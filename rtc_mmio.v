==> flow/design.v <==
`timescale 1ns/1ps
module rtc_mmio #(
    parameter [31:0] BASE_ADDR      = 32'h8100_9000,
    parameter [31:0] CLK_FREQ       = 32'd100_000_000,       
    parameter [31:0] DEFAULT_YEAR   = 32'h2026_01_01,
    parameter [31:0] DEFAULT_TIME   = 32'h00__00__00,
    parameter [31:0] EXT_CLK_FREQ   = 32'd32768              
)(
    input  wire        clk,
    input  wire        ext_clk,
    input  wire        use_ext_clk,                          
    input  wire        resetn,
    input  wire        mem_valid,
    input  wire        mem_instr,
    output reg         mem_ready,
    input  wire [31:0] mem_addr,
    input  wire [31:0] mem_wdata,
    input  wire [3:0]  mem_wstrb,
    output reg  [31:0] mem_rdata,
    output reg         irq,
    input  wire        eoi
);
    localparam [31:0] RW_REG_CTRL       = BASE_ADDR + 32'h00;
    localparam [31:0] RW_REG_DATE       = BASE_ADDR + 32'h04;   
    localparam [31:0] RW_REG_TIME       = BASE_ADDR + 32'h08;   
    localparam [31:0] RW_REG_ALARM_DATE = BASE_ADDR + 32'h0C;   
    localparam [31:0] RW_REG_ALARM_TIME = BASE_ADDR + 32'h10;   
    localparam [31:0] RO_REG_CUR_DATE   = BASE_ADDR + 32'h14;   
    localparam [31:0] RO_REG_CUR_TIME   = BASE_ADDR + 32'h18;   
    localparam [31:0] RW_REG_INT_MASK   = BASE_ADDR + 32'h1C;   
    localparam [31:0] RW_REG_EXT_FREQ   = BASE_ADDR + 32'h20;   
    localparam [31:0] RO_REG_IS_LEAPY   = BASE_ADDR + 32'h24;   
    localparam [31:0] RO_REG_MONTH_DAYS = BASE_ADDR + 32'h28;   
    reg [31:0] ctrl_reg;
    reg [31:0] date_reg;
    reg [31:0] time_reg;
    reg [31:0] alarm_date_reg;
    reg [31:0] alarm_time_reg;
    reg [31:0] int_mask_reg;
    reg [31:0] ext_freq_reg;
    reg [31:0] cur_date;
    reg [31:0] cur_time;
    reg [31:0] clk_divider;
    reg        tick_1hz;
    wire ctrl_enable     = ctrl_reg[0];
    wire ctrl_alarm_en   = ctrl_reg[1];
    wire ctrl_date_valid = ctrl_reg[3];
    wire int_mask_second = int_mask_reg[0];  
    wire int_mask_minute = int_mask_reg[1];  
    wire int_mask_hour   = int_mask_reg[2];  
    wire int_mask_alarm  = int_mask_reg[3];  
    reg second_irq, minute_irq, hour_irq, alarm_irq;
    reg second_tick, minute_tick, hour_tick, alarm_match;
    wire [31:0] wmask = { {8{mem_wstrb[3]}}, {8{mem_wstrb[2]}}, {8{mem_wstrb[1]}}, {8{mem_wstrb[0]}} };
    wire [31:0] wdata = mem_wdata & wmask;
    wire rtc_clk = use_ext_clk ? ext_clk : clk;
    wire [31:0] actual_ext_freq = (ext_freq_reg > 0) ? ext_freq_reg : EXT_CLK_FREQ;
    wire [31:0] target_freq = use_ext_clk ? actual_ext_freq : CLK_FREQ;
    wire [31:0] divider_value = (target_freq > 0) ? target_freq - 1 : 0;
    wire is_leap_year = ((cur_date[31:16] % 4 == 0) && (cur_date[31:16] % 100 != 0)) || (cur_date[31:16] % 400 == 0);
    wire [7:0] current_month_days;                
    function [7:0] get_month_days;
        input [7:0] bcd_month;
        input is_leap;
        reg [7:0] decimal_month;
        reg [7:0] result;
        begin
            decimal_month = (bcd_month[7:4] * 8'd10) + {4'b0, bcd_month[3:0]};
            case (decimal_month)
                8'd1, 8'd3, 8'd5, 8'd7, 8'd8, 8'd10, 8'd12:
                    result = 8'h31;
                8'd4, 8'd6, 8'd9, 8'd11:
                    result = 8'h30;
                8'd2: begin
                    if (is_leap)
                        result = 8'h29;
                    else
                        result = 8'h28;
                end
                default: result = 8'h31;
            endcase
            get_month_days = result;
        end
    endfunction
    assign current_month_days = get_month_days(cur_date[15:8], is_leap_year);
    always @(posedge rtc_clk) begin: GEN_1Hz_TICK
        if (!resetn) begin
            clk_divider <= 0;
            tick_1hz <= 0;
        end else begin
            if (ctrl_enable && target_freq > 0) begin
                if (clk_divider >= divider_value) begin
                    clk_divider <= 0;
                    tick_1hz <= 1;
                end else begin
                    clk_divider <= clk_divider + 1;
                    tick_1hz <= 0;
                end
            end else begin
                clk_divider <= 0;
                tick_1hz <= 0;
            end
        end
    end
    always @(posedge rtc_clk) begin: RTC_TIMER
        reg [7:0] day_temp, month_temp;
        reg [15:0] year_temp;
        reg [7:0] month_days_temp;
        reg second_tick, minute_tick, hour_tick, alarm_match;
        if (!resetn) begin
            cur_date <= DEFAULT_YEAR;
            cur_time <= DEFAULT_TIME;
        end else begin
            second_tick = 0;
            minute_tick = 0;
            hour_tick = 0;
            alarm_match = 0;
            if (ctrl_enable && tick_1hz) begin
                if (cur_time[7:0] < 8'h59) begin: SECOND
                    if (cur_time[3:0] < 4'h9) begin
                        cur_time[3:0] <= cur_time[3:0] + 1;
                    end else begin
                        cur_time[3:0] <= 0;
                        cur_time[7:4] <= cur_time[7:4] + 1;
                    end
                end else begin
                    cur_time[7:0] <= 0;
                    second_tick = 1;
                    if (cur_time[15:8] < 8'h59) begin: MINUTE
                        if (cur_time[11:8] < 4'h9) begin
                            cur_time[11:8] <= cur_time[11:8] + 1;
                        end else begin
                            cur_time[11:8] <= 0;
                            cur_time[15:12] <= cur_time[15:12] + 1;
                        end
                    end else begin
                        cur_time[15:8] <= 0;
                        minute_tick = 1;
                        if (cur_time[23:16] < 8'h23) begin: HOUR
                            if (cur_time[19:16] < 4'h9) begin
                                cur_time[19:16] <= cur_time[19:16] + 1;
                            end else begin
                                cur_time[19:16] <= 0;
                                cur_time[23:20] <= cur_time[23:20] + 1;
                            end
                        end else begin: YYYYMMDD
                            cur_time[23:16] <= 0;
                            hour_tick = 1;
                            day_temp = cur_date[7:0];
                            month_temp = cur_date[15:8];
                            year_temp = cur_date[31:16];
                            month_days_temp = get_month_days(month_temp, is_leap_year);
                            if (day_temp < month_days_temp) begin: DD
                                if (day_temp[3:0] < 4'h9) begin
                                    day_temp[3:0] = day_temp[3:0] + 1;
                                end else begin
                                    day_temp[3:0] = 0;
                                    day_temp[7:4] = day_temp[7:4] + 1;
                                end
                            end else begin: MM
                                day_temp = 8'h01;
                                if (month_temp < 8'h12) begin
                                    if (month_temp[3:0] < 4'h9) begin
                                        month_temp[3:0] = month_temp[3:0] + 1;
                                    end else begin
                                        month_temp[3:0] = 0;
                                        month_temp[7:4] = month_temp[7:4] + 1;
                                    end
                                end else begin: YYYY
                                    month_temp = 8'h01;
                                    if (year_temp[3:0] < 4'h9) begin
                                        year_temp[3:0] = year_temp[3:0] + 1;
                                    end else begin
                                        year_temp[3:0] = 0;
                                        if (year_temp[7:4] < 4'h9) begin
                                            year_temp[7:4] = year_temp[7:4] + 1;
                                        end else begin
                                            year_temp[7:4] = 0;
                                            if (year_temp[11:8] < 4'h9) begin
                                                year_temp[11:8] = year_temp[11:8] + 1;
                                            end else begin
                                                year_temp[11:8] = 0;
                                                if (year_temp[15:12] < 4'h9) begin
                                                    year_temp[15:12] = year_temp[15:12] + 1;
                                                end else begin
                                                    year_temp[15:12] = 0;
                                                end
                                            end
                                        end
                                    end
                                end
                            end
                            cur_date <= {year_temp, month_temp, day_temp};
                        end
                    end
                end
                if (ctrl_alarm_en && (cur_date == alarm_date_reg) && (cur_time == alarm_time_reg)) begin
                    alarm_match = 1;
                end
            end
        end
    end
    always @(posedge rtc_clk) begin
        if (!resetn || eoi) begin
            irq <= 0;
            second_irq <= 0;
            minute_irq <= 0;
            hour_irq <= 0;
            alarm_irq <= 0;
        end else begin
            if (second_tick && !int_mask_second) second_irq <= 1;
            if (minute_tick && !int_mask_minute) minute_irq <= 1;
            if (hour_tick && !int_mask_hour) hour_irq <= 1;
            if (alarm_match && !int_mask_alarm) alarm_irq <= 1;
            irq <= second_irq || minute_irq || hour_irq || alarm_irq;
        end
    end
    always @(posedge clk) begin
        if (!resetn) begin
            mem_ready <= 0;
        end else mem_ready <= mem_valid && !mem_instr;
    end
    always @(posedge clk) begin: MMIO_READ
        if (!resetn) begin
            mem_rdata <= 0;
        end else begin
            if (mem_valid && (!mem_instr) && mem_wstrb == 0) begin
                case (mem_addr)
                    RW_REG_CTRL:        mem_rdata <= ctrl_reg;
                    RW_REG_DATE:        mem_rdata <= date_reg;
                    RW_REG_TIME:        mem_rdata <= time_reg;
                    RW_REG_ALARM_DATE:  mem_rdata <= alarm_date_reg;
                    RW_REG_ALARM_TIME:  mem_rdata <= alarm_time_reg;
                    RO_REG_CUR_DATE:    mem_rdata <= cur_date;
                    RO_REG_CUR_TIME:    mem_rdata <= cur_time;
                    RW_REG_INT_MASK:    mem_rdata <= int_mask_reg;
                    RW_REG_EXT_FREQ:    mem_rdata <= ext_freq_reg;
                    RO_REG_IS_LEAPY:    mem_rdata <= {31'b0, is_leap_year};
                    RO_REG_MONTH_DAYS:  mem_rdata <= {24'b0, current_month_days};
                    default:            mem_rdata <= 32'h0;
                endcase
            end else begin
                mem_rdata <= 0;
            end
        end
    end
    integer j;
    always @(posedge clk) begin: MMIO_WRITE
        if (!resetn) begin
            ctrl_reg <= 0;
            date_reg <= DEFAULT_YEAR;
            time_reg <= DEFAULT_TIME;
            alarm_date_reg <= DEFAULT_YEAR;
            alarm_time_reg <= DEFAULT_TIME;
            int_mask_reg <= 32'hF;
            ext_freq_reg <= EXT_CLK_FREQ;
        end else begin
            if (mem_valid && (!mem_instr) && mem_wstrb != 0) begin
                case(mem_addr)
                    RW_REG_CTRL:        ctrl_reg <= wdata;
                    RW_REG_DATE:        date_reg <= wdata;
                    RW_REG_TIME:        time_reg <= wdata;
                    RW_REG_ALARM_DATE:  alarm_date_reg <= wdata;
                    RW_REG_ALARM_TIME:  alarm_time_reg <= wdata;
                    RW_REG_INT_MASK:    int_mask_reg <= wdata;
                    RW_REG_EXT_FREQ:    ext_freq_reg <= (wdata > 0) ? wdata : EXT_CLK_FREQ;
                endcase
            end
        end
    end
endmodule
---- From RTL to reports: rtc_mmio ----
What the tools print for rtc_mmio, step after step.
Line numbers count from 1 in the design file above.
Operators: Yosys type, input widths -> output width; for muxes data width and select width s.
The mark -- stands for no value.
design
  top module .............................. rtc_mmio
  clock ................................... clk
  standard-cell library ................... sky130hd
  corner .................................. tt_025C_1v80

---- Elaborated design ----
Counts by Yosys on the flattened word-level netlist (proc, flatten, opt, wreduce; memories kept). Register bits leave out memories and registers merged into their read ports (data or address). Print and check cells are left out. Cells with the same type and inputs are merged into one.
cells by class
  add/sub/neg operators ................... 17
  $mul .................................... 1
  divide/modulo/power cells ............... 2
  magnitude comparators ................... 18
  eq/ne operators ......................... 21
  muxes and demuxes ....................... 36
  bitwise logic cells ..................... 11
  reduce/logical cells .................... 50
operators by type and width
  operator               number
  $eq 32x32->1 const B   11
  $pmux 32 s11           1
  $mod 16x9->32 const B  1
  $mod 16x7->32 const B  1
  $mux 32                4
  $gt 32x1->1 const B    3
  $mux 4                 20
  $logic_not 32->1       2
  $add 4x1->4 const B    14
  $mux 8                 7
  $lt 4x4->1 const B     9
  $add 32x1->32 const B  1
  $sub 32x1->32 const B  1
  $ge 32x32->1           1
  $and 32x32->32         1
  $reduce_bool 32->1     1
  $reduce_and 2->1       11
  $mul 4x3->7 const B    1
  $eq 8x3->1 const B     2
  $eq 8x4->1 const B     2
  $lt 8x7->1 const B     2
  $reduce_and 6->1       2
  $logic_and 1x1->1      10
  $not 1->1              10
  $ne 2x2->1 const B     5
  $reduce_and 5->1       2
  $pmux 5 s2             1
  $reduce_and 9->1       1
Not listed: further kinds 16, cells in them 29.
word-level totals
  bits in registers ....................... 351
  input port bits ......................... 75
  output and inout port bits .............. 34
  cells after elaboration ................. 186

---- Longest topological paths ----
Yosys ltp: most cells in a row. Word level: on the elaborated netlist, between registers, memories and ports. Mapped: between sequential cells and ports; inverters and the memories' decode and read muxes count.
depth
  depth in word-level cells ............... 14
  ABC_AREA ................................ 0
  gate-level depth with buffers ........... 38
  gate-level depth less buffers ........... 33

---- Netlist ----
Source: synth_stat.txt of the flow (Yosys; design flattened, memories mapped). It holds for the ABC_AREA given above (unset counts as 0); a run with the other value may have another netlist.
Totals and module areas in this step are rounded.
mapped netlist
  mapped cells ............................ 2505
  chip area (Yosys) ....................... 0.0195 mm2
  area of sequential cells ................ 0.00693 mm2
  flip-flops .............................. 346
  buffer cells ............................ 162
cell types
  cell                       number  area in all (um2)
  sky130_fd_sc_hd__dfxtp_1   346     6.93E+03
  sky130_fd_sc_hd__nor2_1    551     2.07E+03
  sky130_fd_sc_hd__a21oi_1   280     1.4E+03
  sky130_fd_sc_hd__ha_1      75      938.4
  sky130_fd_sc_hd__nand2_1   192     720.691
  sky130_fd_sc_hd__a22oi_1   78      585.562
  sky130_fd_sc_hd__clkbuf_1  147     551.779
  sky130_fd_sc_hd__xnor2_1   54      472.954
  sky130_fd_sc_hd__a222oi_1  40      400.384
  sky130_fd_sc_hd__o21ai_0   58      290.278
  sky130_fd_sc_hd__nand3_1   57      285.274
  sky130_fd_sc_hd__xor2_1    30      262.752
  sky130_fd_sc_hd__o211ai_1  32      240.23
  sky130_fd_sc_hd__a41oi_1   24      210.202
  sky130_fd_sc_hd__nand2b_1  26      162.656
  sky130_fd_sc_hd__and2_1    25      156.4
  sky130_fd_sc_hd__and3_1    25      156.4
  sky130_fd_sc_hd__nand4_1   25      156.4
Not listed: further types 103, cells in them 440.

Wiki page: rtc_mmio / flow data

Measured data: module rtc_mmio, platform sky130hd, 2 stored runs of the flow under differing settings, order arbitrary. Input and output delays are each 20% of the period that was set; the output load is 0.01 pF.
"period achieved" means the clock period less the worst setup slack. The figure is calculated, with input and output delays left at 20% of the set period.
"critical path time" = time allowed to the worst setup path (clock period - input delay - output delay, where it has them) - its slack; a late launch clock adds to it, a late capture clock takes from it.
"total power after layout" is the tool's figure for a default switching activity; nothing was simulated.
"critical path time" is known to 10 ps.
Results are given in rounded form.

---- run 1 ----
settings
  period_ns = 14.4
  CORE_UTILIZATION = 35
  SETUP_SLACK_MARGIN = 2.5
  PLACE_DENSITY_LB_ADDON = 0.18
  CELL_PAD_IN_SITES_DETAIL_PLACEMENT = 2
  GPL_TIMING_DRIVEN = 1
  GPL_ROUTABILITY_DRIVEN = 1
  CAP_MARGIN = 20
  CORE_MARGIN = 2
  SLEW_MARGIN = 20
results
  worst setup slack after layout .......... 3320 ps
  worst hold slack in the final report .... 490 ps
  full die area ........................... 0.0576 mm2
  total power after layout ................ 2160 µW
  cell area after synthesis ............... 0.0195 mm2
  period achieved ......................... 11076 ps
  utilization of the finished layout ...... 0.408
  critical path time ...................... 11080 ps
  kind of the worst setup path ............ reg2reg
  std-cell area (final layout) ............ 0.0225 mm2
  summed negative setup slack ............. 0 ps

---- run 2 ----
settings
  period_ns = 10.0
  CORE_UTILIZATION = 30
  SETUP_SLACK_MARGIN = 1.7
  PLACE_DENSITY_LB_ADDON = 0.25
  CORE_ASPECT_RATIO = 1.59
  TNS_END_PERCENT = 5
  CTS_CLUSTER_SIZE = 74
  SLEW_MARGIN = 10
  CAP_MARGIN = 20
  CORE_MARGIN = 2
results
  worst setup slack after layout .......... 1520 ps
  worst hold slack in the final report .... 486 ps
  full die area ........................... 0.0671 mm2
  total power after layout ................ 3080 µW
  cell area after synthesis ............... 0.0195 mm2
  period achieved ......................... 8479 ps
  utilization of the finished layout ...... 0.369
  critical path time ...................... 8480 ps
  kind of the worst setup path ............ reg2reg
  std-cell area (final layout) ............ 0.0237 mm2
  summed negative setup slack ............. 0 ps
